==> flow/design.v <==
module gamemachine (
    input clk,
    input rst,
    input enter1,
    input enter2,
    input [2:0] dataIn,
    output reg [3:0] score1,
    output reg [3:0] score2
);
    reg [3:0] state, next_state;
    parameter IDLE = 4'd0,
              P1_0 = 4'd1,
              P1_1 = 4'd2,
              P1_2 = 4'd3,
              P1_3 = 4'd4,
              P2_0 = 4'd5,
              P2_1 = 4'd6,
              P2_2 = 4'd7,
              P2_3 = 4'd8,
              CALC = 4'd9,
              DONE = 4'd10;
    reg [2:0] p1 [0:3];
    reg [2:0] p2 [0:3];
    reg p2_is_match [0:3]; 
    reg [3:0] tmp_score1;
    reg [3:0] tmp_score2;
    reg found;
    integer i, j;
    always @(posedge clk or negedge rst) begin
        if (!rst) begin
            state <= IDLE;
        end else begin
            state <= next_state;
        end
    end
    always @(*) begin
        next_state = state;
        case (state)
            IDLE: next_state = P1_0;
            P1_0: if (enter1) next_state = P1_1;
            P1_1: if (enter1) next_state = P1_2;
            P1_2: if (enter1) next_state = P1_3;
            P1_3: if (enter1) next_state = P2_0;
            P2_0: if (enter2) next_state = P2_1;
            P2_1: if (enter2) next_state = P2_2;
            P2_2: if (enter2) next_state = P2_3;
            P2_3: if (enter2) next_state = CALC;
            CALC: next_state = DONE;
            DONE: next_state = DONE;
            default: next_state = IDLE;
        endcase
    end
    always @(posedge clk or negedge rst) begin
        if (!rst) begin
            for (i=0; i<4; i=i+1) begin
                p1[i] <= 3'd0;
                p2[i] <= 3'd0;
            end
        end else begin
            case (state)
                P1_0: if (enter1) p1[0] <= dataIn;
                P1_1: if (enter1) p1[1] <= dataIn;
                P1_2: if (enter1) p1[2] <= dataIn;
                P1_3: if (enter1) p1[3] <= dataIn;
                P2_0: if (enter2) p2[0] <= dataIn;
                P2_1: if (enter2) p2[1] <= dataIn;
                P2_2: if (enter2) p2[2] <= dataIn;
                P2_3: if (enter2) p2[3] <= dataIn;
            endcase
        end
    end
    always @(*) begin
        tmp_score1 = 4'd0;
        tmp_score2 = 4'd0;
        for (i = 0; i < 4; i = i + 1) begin
            p2_is_match[i] = 1'b0;
        end
        for (i = 0; i < 4; i = i + 1) begin
            if (p1[i] == p2[i]) begin
                tmp_score2 = tmp_score2 + 2;
                p2_is_match[i] = 1'b1; 
            end
        end
        for (i = 0; i < 4; i = i + 1) begin
            if (p2_is_match[i] == 1'b0) begin
                found = 1'b0;
                for (j = 0; j < 4; j = j + 1) begin
                    if (!found && (p2[i] == p1[j])) begin
                        tmp_score1 = tmp_score1 + 1;
                        tmp_score2 = tmp_score2 + 1;
                        found = 1'b1;  
                    end
                end
                if (found == 1'b0) begin
                    tmp_score1 = tmp_score1 + 2;
                end
            end
        end
    end
    always @(posedge clk or negedge rst) begin
        if (!rst) begin
            score1 <= 4'd0;
            score2 <= 4'd0;
        end else if (state == CALC) begin
            score1 <= tmp_score1;
            score2 <= tmp_score2;
        end
    end
endmodule
# [Reports on gamemachine]
# The steps from the RTL of gamemachine to its reports follow in flow order.
# Lines are those of the file above, counted from 1.
# Cell names lack the library's common part.
# A cell with - has no value.
[inputs] top="gamemachine" clock="clk" cell_library="sky130hd" lib_corner="tt_025C_1v80"

# [Word-level counts]
# Counts by Yosys on the flattened word-level netlist (proc, flatten, opt, wreduce). Print and check cells are left out.
[bits] clocked_rd_ports_x_width=0 memories=0 reg_bits=36 word_cells=227 latchBits=0 rom_bits=0 in_bits=7 out_inout_bits=8 ram_bits=0
[op_classes] cmp=0 n_shift=0 n_logic=0 n_reduce_logical=35 div=0 n_mux=105 eq_ne=38 mul=0 n_addsub=38
[ops] op="2-to-1 mux 4 bit" n=82
[ops] op="adder 4 x 1 -> 4 bit with constant B" n=31
[ops] op="equality test 3 bit" n=20
[ops] op="parallel mux 4 bit (select 10 bit)" n=1
[ops] op="adder 4 x 2 -> 4 bit with constant B" n=7
[ops] op="2-to-1 mux 1 bit" n=21
[ops] op="!= test 2 bit with constant B" n=8
[ops] op="AND reduction 2 bit" n=8
[ops] op="equality test 4 x 3 -> 1 bit with constant B" n=4
[ops] op="logical AND 1 bit" n=12
[ops] op="zero test 1 bit" n=12
[ops] op="equality test 4 bit with constant B" n=3
[ops] op="equality test 4 x 2 -> 1 bit with constant B" n=2
[ops] op="AND reduction 8 bit" n=1
[ops] op="equality test 4 x 1 -> 1 bit with constant B" n=1
[ops] op="zero test 4 bit" n=1
[ops] op="OR reduction 2 bit" n=1
[ops] op="2-to-1 mux 2 bit" n=1

# [Depth]
# Longest topological path by Yosys (ltp), each cell counted once; first at word level (registers and memories cut), then after technology mapping (sequential cells cut; the memories' decode and read muxes count).
[depth] word_depth=60 abc_area=0 ltp_mapped=46 depth_no_buf=44

# [Mapped cells and area]
# The flow's flattened synthesis, as Yosys stat reports it; memories are mapped. The netlist is that of the ABC_AREA named above (0 if unset); the other value can give another one.
[types] type="dfrtp_1" n=40
[types] type="mux2_2" n=36
[types] type="ha_1" n=31
[types] type="xnor2_1" n=41
[types] type="xor2_1" n=30
[types] type="nand2_1" n=39
[types] type="nor2_1" n=30
[types] type="buf_2" n=16
[types] type="nand3_1" n=16
[types] type="o21ai_0" n=16
[types] type="a21oi_1" n=14
[types] type="a31oi_1" n=11
[types] type="buf_4" n=7
[types] type="clkbuf_1" n=14
[types] type="inv_1" n=14
[types] type="nand4_1" n=8
[types] type="nor3_1" n=10
[types] type="xnor2_2" n=3
# Not listed: further types 52, cells in them 94.
[mapped] mapped_area_um2=4172.8 seq_area_um2=1027.2 cell_count=470 flip_flops=41

# [Path before layout]
# Path of least setup slack by OpenSTA after synthesis, without wires, with an ideal clock, recovery checks aside; 20% of the period is set as input and as output delay. Where synthesis merged equal registers, the netlist keeps one of their names.
[synth_path] path_type="flip-flop to flip-flop" start="register p2[0][1]" end="register (name not given)" period_ns=18.2 path_slack_ns=9.351 stages=44 arrival_ns=8.725 launch_ns=0.000 n_path_buf=1 path_delay_ns=8.850 setup_ns=0.125 period_less_setup_slack_ns=8.849
# "path_delay_ns" is the arrival time less input delay plus setup time.
# "stages" counts driving pins, that of a launching flip-flop among them; a cell with two outputs on the path counts twice.
# "period_less_setup_slack_ns" = period - worst setup slack (recovery checks aside). The figure is calculated, with input and output delays left at 20% of the set period.
# The rows between start and end are the longest chain of elaborated cells between them; the timing report does not say that the signal goes this way. Where chains are equally long, one stands for them.
# A line is the first line of the expression or statement that the cell stems from. Yosys adds cells for indexed reads and writes and turns some case tables into memories.
[synth_between] cell_sequence="dfrtp_1 buf_2 xor2_1 or3_4 a31oi_4 xnor2_1 ha_1 nand3_1 o211ai_1 ha_1 mux2_2 ha_1 nand4_1 a31oi_4 ha_1 nand2_1 nand2_1 ha_1 [... 8 more ...] nand3_1 a211oi_1 a221o_1 ha_1 mux2_2 ha_1 o22a_1 o21a_1 ha_1 mux2_2 ha_1 mux2_2 ha_1 and3b_1 a31oi_1 a21boi_0 xor2_1 mux2_2" elab_chain_cells=60 cells_between=75 classes_between="add/sub: 19; eq/ne: 5; mux: 45; reduce/logical: 6"
[synth_lines] item="start: declaration" line_no=23 text="reg [2:0] p2 [0:3];"
[synth_lines] item="start: assignment" line_no=57 text="p2[i] <= 3'd0;"
[synth_lines] item="start: assignment" line_no=65 text="P2_0: if (enter2) p2[0] <= dataIn;"
[synth_lines] item="equality test 3 bit" line_no=88 text="if (!found && (p2[i] == p1[j])) begin"
[synth_lines] item="2-to-1 mux 1 bit" line_no=88
[synth_lines] item="2-to-1 mux 4 bit" line_no=85 text="if (p2_is_match[i] == 1'b0) begin"
[synth_lines] item="adder 4 x 1 -> 4 bit" line_no=89
[synth_lines] item="2-to-1 mux 4 bit" line_no=88
[synth_lines] item="2-to-1 mux 4 bit" line_no=85
[synth_lines] item="adder 4 x 1 -> 4 bit" line_no=89
[synth_lines] item="[... 46 more ...]"
[synth_lines] item="2-to-1 mux 4 bit" line_no=85
[synth_lines] item="adder 4 x 1 -> 4 bit" line_no=89
[synth_lines] item="2-to-1 mux 4 bit" line_no=88
[synth_lines] item="2-to-1 mux 4 bit" line_no=85
[synth_lines] item="adder 4 x 2 -> 4 bit" line_no=95
[synth_lines] item="2-to-1 mux 4 bit" line_no=94 text="if (found == 1'b0) begin"
[synth_lines] item="2-to-1 mux 4 bit" line_no=85
[synth_lines] item="end: assignment" line_no=102
[synth_lines] item="end: assignment" line_no=105
[synth_lines] item="end: declaration" line_no=7

# [Worst path after layout]
# Path of least setup slack in the final report of flow run 1 (OpenROAD, finished layout, wires in). Where an end is a register, its clock arrival counts in the times.
[layout_path] path_type="flip-flop to flip-flop" start="register p2[0][1]" end="register (name not given)" n_path_buf=1 stages=44 arrival_ns=9.20 period_ns=9.68 setup_ns=0.11 launch_ns=0.28 path_slack_ns=0.66
# The rows between start and end are the longest chain of elaborated cells between them; the timing report does not say that the signal goes this way. Where chains are equally long, one stands for them.
[layout_between] cell_sequence="dfrtp_1 buf_6 xor2_1 or3_4 a31oi_4 xnor2_2 ha_1 nand3_1 o211ai_1 ha_1 mux2_4 ha_4 nand4_1 a31oi_4 ha_4 nand2_2 nand2_2 ha_4 [... 8 more ...] nand3_2 a211oi_2 a221o_1 ha_1 mux2_4 ha_4 o22a_1 o21a_1 ha_1 mux2_4 ha_4 mux2_2 ha_2 and3b_1 a31oi_1 a21boi_2 xor2_1 mux2_4" elab_chain_cells=60 cells_between=75 classes_between="add/sub: 19; eq/ne: 5; mux: 45; reduce/logical: 6"
[layout_lines] item="start: declaration" line_no=23 text="reg [2:0] p2 [0:3];"
[layout_lines] item="start: assignment" line_no=57 text="p2[i] <= 3'd0;"
[layout_lines] item="start: assignment" line_no=65 text="P2_0: if (enter2) p2[0] <= dataIn;"
[layout_lines] item="equality test 3 bit" line_no=88 text="if (!found && (p2[i] == p1[j])) begin"
[layout_lines] item="2-to-1 mux 1 bit" line_no=88
[layout_lines] item="2-to-1 mux 4 bit" line_no=85 text="if (p2_is_match[i] == 1'b0) begin"
[layout_lines] item="adder 4 x 1 -> 4 bit" line_no=89
[layout_lines] item="2-to-1 mux 4 bit" line_no=88
[layout_lines] item="2-to-1 mux 4 bit" line_no=85
[layout_lines] item="adder 4 x 1 -> 4 bit" line_no=89
[layout_lines] item="[... 46 more ...]"
[layout_lines] item="2-to-1 mux 4 bit" line_no=85
[layout_lines] item="adder 4 x 1 -> 4 bit" line_no=89
[layout_lines] item="2-to-1 mux 4 bit" line_no=88
[layout_lines] item="2-to-1 mux 4 bit" line_no=85
[layout_lines] item="adder 4 x 2 -> 4 bit" line_no=95
[layout_lines] item="2-to-1 mux 4 bit" line_no=94 text="if (found == 1'b0) begin"
[layout_lines] item="2-to-1 mux 4 bit" line_no=85
[layout_lines] item="end: assignment" line_no=102
[layout_lines] item="end: assignment" line_no=105
[layout_lines] item="end: declaration" line_no=7

Hand-over note for gamemachine

Record of 2 stored runs of the RTL-to-layout flow on gamemachine, platform sky130hd. The runs are unordered. Constraints: input delay and output delay 20% of the set period each, output load 0.01 pF.
"achieved_period_ns" = clock period - worst setup slack. The figure is calculated, with input and output delays left at 20% of the set period.

[flow] flow run 1: files
==> flow/run.sh <==
#!/bin/bash
# the make line also repeats the synthesis and layout settings of config.mk as NAME=value (left out here)
make -C /OpenROAD-flow-scripts/flow DESIGN_CONFIG=/design/flow/config.mk WORK_HOME=/design/flow/orfs CLKGATE_MAP_FILE= finish
==> flow/config.mk <==
export PLATFORM = sky130hd
export DESIGN_NAME = gamemachine
export DESIGN_NICKNAME = gamemachine
export VERILOG_FILES = /design/flow/design.v
export SDC_FILE = /design/flow/constraint.sdc
export NUM_CORES = 4
export LEC_CHECK = 0
export CAP_MARGIN = 20
export CELL_PAD_IN_SITES_DETAIL_PLACEMENT = 2
export CORE_ASPECT_RATIO = 0.56
export CORE_MARGIN = 2
export CORE_UTILIZATION = 21
export MIN_ROUTING_LAYER = met2
export PLACE_DENSITY_LB_ADDON = 0.04
export SETUP_SLACK_MARGIN = 0.67
export SLEW_MARGIN = 20
==> flow/constraint.sdc <==
create_clock -name core_clock -period 9.68 [get_ports {clk}]
set_input_delay 1.9360 -clock core_clock [delete_from_list [all_inputs] [get_ports {clk}]]
set_output_delay 1.9360 -clock core_clock [all_outputs]
set_load 0.01 [all_outputs]

[flow] flow run 1: metrics
[metrics] worst_setup_slack_ns = 0.657
[metrics] finalUtil_pct = 28.8
[metrics] final_stdcell_area_um2 = 5580.4
[metrics] design_die_area_um2 = 21061.6
[metrics] synthesis_area_um2 = 4172.8
[metrics] achieved_period_ns = 9.023

[flow] flow run 2: files
==> flow/run.sh <==
#!/bin/bash
# the make line also repeats the synthesis and layout settings of config.mk as NAME=value (left out here)
make -C /OpenROAD-flow-scripts/flow DESIGN_CONFIG=/design/flow/config.mk WORK_HOME=/design/flow/orfs CLKGATE_MAP_FILE= finish
==> flow/config.mk <==
export PLATFORM = sky130hd
export DESIGN_NAME = gamemachine
export DESIGN_NICKNAME = gamemachine
export VERILOG_FILES = /design/flow/design.v
export SDC_FILE = /design/flow/constraint.sdc
export NUM_CORES = 4
export LEC_CHECK = 0
export ABC_AREA = 0
export CAP_MARGIN = 20
export CORE_ASPECT_RATIO = 1.37
export CORE_MARGIN = 2
export CORE_UTILIZATION = 25
export CTS_CLUSTER_SIZE = 54
export PLACE_DENSITY = 0.94
export SETUP_SLACK_MARGIN = -0.73
export SLEW_MARGIN = 20
==> flow/constraint.sdc <==
create_clock -name core_clock -period 8.44 [get_ports {clk}]
set_input_delay 1.6880 -clock core_clock [delete_from_list [all_inputs] [get_ports {clk}]]
set_output_delay 1.6880 -clock core_clock [all_outputs]
set_load 0.01 [all_outputs]

[flow] flow run 2: metrics
[metrics] worst_setup_slack_ns = -0.360
[metrics] finalUtil_pct = 31.4
[metrics] final_stdcell_area_um2 = 5162.4
[metrics] design_die_area_um2 = 17752.7
[metrics] synthesis_area_um2 = 4172.8
[metrics] achieved_period_ns = 8.800

End of note.
